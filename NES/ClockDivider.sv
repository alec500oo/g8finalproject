==> flow/design.v <==
module ClockDivider(
  input logic clock_2MHz,	 
  input logic reset_n,		 
  output logic clock_1MHz, 	 
  output logic clock_512KHz, 	 
  output logic clock_256KHz, 	 
  output logic clock_128KHz, 	 
  output logic clock_64KHz, 	 
  output logic clock_32KHz, 	 
  output logic clock_16KHz, 	 
  output logic clock_8KHz, 	 
  output logic clock_4KHz, 	 
  output logic clock_2KHz, 	 
  output logic clock_1KHz, 	 
  output logic clock_512Hz, 	 
  output logic clock_256Hz, 	 
  output logic clock_128Hz, 	 
  output logic clock_64Hz, 	 
  output logic clock_32Hz, 	 
  output logic clock_16Hz, 	 
  output logic clock_8Hz, 	 
  output logic clock_4Hz, 	 
  output logic clock_2Hz, 	 
  output logic clock_1Hz 	 
  ); 
  logic [20:0] count;
  always_ff@(posedge clock_2MHz, negedge reset_n)
    if   (!reset_n)	count <= 0;
    else 	   	count <= count + 1;
  assign clock_1MHz = count[0];	 
  assign clock_512KHz = count[1];	 
  assign clock_256KHz = count[2];	 
  assign clock_128KHz = count[3];	 
  assign clock_64KHz = count[4];	 
  assign clock_32KHz = count[5];	 
  assign clock_16KHz = count[6];	 
  assign clock_8KHz = count[7];	 
  assign clock_4KHz = count[8];	 
  assign clock_2KHz = count[9];	 
  assign clock_1KHz = count[10];	 
  assign clock_512Hz = count[11];	 
  assign clock_256Hz = count[12];	 
  assign clock_128Hz = count[13];	 
  assign clock_64Hz = count[14];	 
  assign clock_32Hz = count[15];	 
  assign clock_16Hz = count[16];	 
  assign clock_8Hz = count[17];	 
  assign clock_4Hz = count[18];	 
  assign clock_2Hz = count[19];	 
  assign clock_1Hz = count[20]; 
endmodule
From RTL to reports: ClockDivider
The steps from the RTL of ClockDivider to its reports follow in flow order.
Line numbers count from 1 in the design file above.
{ "design": {"top": "ClockDivider", "clock_port": "clock_2MHz", "library": "sky130hd", "lib_corner": "tt_025C_1v80"} }

After elaboration
Yosys after proc, flatten, opt, wreduce and memory -nomap, before mapping. Enables and synchronous resets that opt folds into registers are not counted as muxes. Memory bits, and registers merged into a memory's read port (data or address), are not among the register bits. Print and check cells are not counted. Equal cells are merged and count once.
{ "classes": {"add_sub_neg": 1} }
{ "ops": {"columns": ["cell", "n"], "rows": [
  ["adder 21 x 1 -> 21 bit (second input constant)", 1]
]} }
{ "word_totals": {"ff_bits": 21, "input_bits": 2, "output_inout_bits": 21, "wordCells": 2} }

Longest topological paths
Longest topological path by Yosys (ltp), each cell counted once; first at word level (registers and memories cut), then after technology mapping (sequential cells cut; the memories' decode and read muxes count).
{ "logic_depth": {"depth_word": 1, "abc_area": 0, "depth_mapped": 5} }

Netlist
The flow's flattened synthesis, as Yosys stat reports it; memories are mapped. The netlist is that of the ABC_AREA named above (0 if unset); the other value can give another one.
{ "types": {"columns": ["cell_type", "n", "type_area_um2"], "rows": [
  ["sky130_fd_sc_hd__dfrtp_1", 21, 525.504],
  ["sky130_fd_sc_hd__xnor2_1", 13, 113.859],
  ["sky130_fd_sc_hd__xor2_1", 5, 43.792],
  ["sky130_fd_sc_hd__nand3_1", 8, 40.038],
  ["sky130_fd_sc_hd__nand4_1", 4, 25.024],
  ["sky130_fd_sc_hd__nand2_1", 6, 22.522],
  ["sky130_fd_sc_hd__xnor2_2", 1, 16.266],
  ["sky130_fd_sc_hd__nor2_1", 4, 15.014],
  ["sky130_fd_sc_hd__and3_1", 2, 12.512],
  ["sky130_fd_sc_hd__ha_1", 1, 12.512],
  ["sky130_fd_sc_hd__inv_1", 3, 11.261],
  ["sky130_fd_sc_hd__or3_4", 1, 11.261],
  ["sky130_fd_sc_hd__or4_4", 1, 11.261],
  ["sky130_fd_sc_hd__nand3_2", 1, 10.01],
  ["sky130_fd_sc_hd__nor3_1", 2, 10.01],
  ["sky130_fd_sc_hd__nand3b_1", 1, 7.507],
  ["sky130_fd_sc_hd__nor4_1", 1, 6.256]
]} }
{ "mapped": {"cell_count": 75, "area_um2": 894.6, "seqArea_um2": 525.5, "ffs": 21, "n_buf": 0} }

Worst setup path after synthesis
Path of least setup slack by OpenSTA after synthesis, without wires, with an ideal clock, recovery checks aside; 20% of the period is set as input and as output delay. Where synthesis merged equal registers, the netlist keeps one of their names.
{ "synth_path": {"kind": "register to register", "startpoint": "reg count[0]", "endpoint": "reg count[18]", "tclk_ns": 2.04, "setup_time_ns": 0.126, "t_first_pin_ns": 0.000, "t_arrival_ns": 1.661, "required_time_ns": 1.914, "path_slack_ns": 0.253, "delay_ns": 1.787, "path_stages": 6, "n_path_buf": 0, "period_less_setup_slack_ns": 1.787} }
"delay_ns" = arrival - input delay + setup time.
"path_stages": output pins that drive a net of the path, with the launching flip-flop's if there is one; two outputs of one cell count as two.
"period_less_setup_slack_ns" = period - worst setup slack (recovery checks aside). The figure is calculated, with input and output delays left at 20% of the set period.
Between the ends stands the longest chain of elaborated cells between them, by number of cells; it is not shown to be the way that was timed. Of several equally long chains one is given.
Each line given opens the expression or statement behind the cell; cells for indexed reads and writes are added by Yosys, which also makes memories of some case tables.
{ "synth_via": {"path_cell_list": "sky130_fd_sc_hd__dfrtp_1 sky130_fd_sc_hd__ha_1 sky130_fd_sc_hd__inv_1 sky130_fd_sc_hd__or3_4 sky130_fd_sc_hd__or4_4 sky130_fd_sc_hd__xnor2_2", "elab_chain_cells": 1, "cone_cells": 1, "lines_between": 1, "cone_classes": "add/sub (1)"} }
{ "synth_rtl": {"columns": ["item", "line_no", "source"], "rows": [
  ["start, declared", 26, "logic [20:0] count;"],
  ["start, assigned", 28, "if (!reset_n) count <= 0;"],
  ["start, assigned", 29, "else count <= count + 1;"],
  ["adder 21 x 1 -> 21 bit", 29, null],
  ["end, assigned", 28, null],
  ["end, assigned", 29, null],
  ["end, declared", 26, null]
]} }

Ticket comment

2 stored runs of ClockDivider in the flow (synthesis by Yosys, layout by OpenROAD, sky130hd cells), in arbitrary order. Constraints: input delay and output delay 20% of the set period each, output load 0.01 pF.

Job 1
==> flow/run.sh <==
#!/bin/bash
# the make line also repeats the synthesis and layout settings of config.mk as NAME=value (left out here)
make -C /OpenROAD-flow-scripts/flow DESIGN_CONFIG=/design/flow/config.mk WORK_HOME=/design/flow/orfs CLKGATE_MAP_FILE= finish
==> flow/config.mk <==
export PLATFORM = sky130hd
export DESIGN_NAME = ClockDivider
export DESIGN_NICKNAME = ClockDivider
export VERILOG_FILES = /design/flow/design.v
export SDC_FILE = /design/flow/constraint.sdc
export NUM_CORES = 4
export LEC_CHECK = 0
export CAP_MARGIN = 20
export CELL_PAD_IN_SITES_DETAIL_PLACEMENT = 0
export CORE_ASPECT_RATIO = 1.25
export CORE_MARGIN = 6
export CORE_UTILIZATION = 69
export CTS_CLUSTER_SIZE = 79
export GPL_ROUTABILITY_DRIVEN = 0
export GPL_TIMING_DRIVEN = 0
export SETUP_SLACK_MARGIN = -0.12
export SLEW_MARGIN = 20
==> flow/constraint.sdc <==
create_clock -name core_clock -period 1.46 [get_ports {clock_2MHz}]
set_input_delay 0.2920 -clock core_clock [delete_from_list [all_inputs] [get_ports {clock_2MHz}]]
set_output_delay 0.2920 -clock core_clock [all_outputs]
set_load 0.01 [all_outputs]

==> results of job 1, as JSON <==
{
  "outcome": "incomplete, clock tree synthesis halted on DPL-0038"
}

Job 2
==> flow/run.sh <==
#!/bin/bash
# the make line also repeats the synthesis and layout settings of config.mk as NAME=value (left out here)
make -C /OpenROAD-flow-scripts/flow DESIGN_CONFIG=/design/flow/config.mk WORK_HOME=/design/flow/orfs CLKGATE_MAP_FILE= finish
==> flow/config.mk <==
export PLATFORM = sky130hd
export DESIGN_NAME = ClockDivider
export DESIGN_NICKNAME = ClockDivider
export VERILOG_FILES = /design/flow/design.v
export SDC_FILE = /design/flow/constraint.sdc
export NUM_CORES = 4
export LEC_CHECK = 0
export ABC_AREA = 1
export CAP_MARGIN = 0
export CORE_MARGIN = 2
export CORE_UTILIZATION = 60
export PLACE_DENSITY_LB_ADDON = 0.29
export SETUP_SLACK_MARGIN = -0.01
export SLEW_MARGIN = 5
==> flow/constraint.sdc <==
create_clock -name core_clock -period 1.26 [get_ports {clock_2MHz}]
set_input_delay 0.2520 -clock core_clock [delete_from_list [all_inputs] [get_ports {clock_2MHz}]]
set_output_delay 0.2520 -clock core_clock [all_outputs]
set_load 0.01 [all_outputs]

==> results of job 2, as JSON <==
{
  "outcome": "incomplete, routing halted on DPL-0038"
}
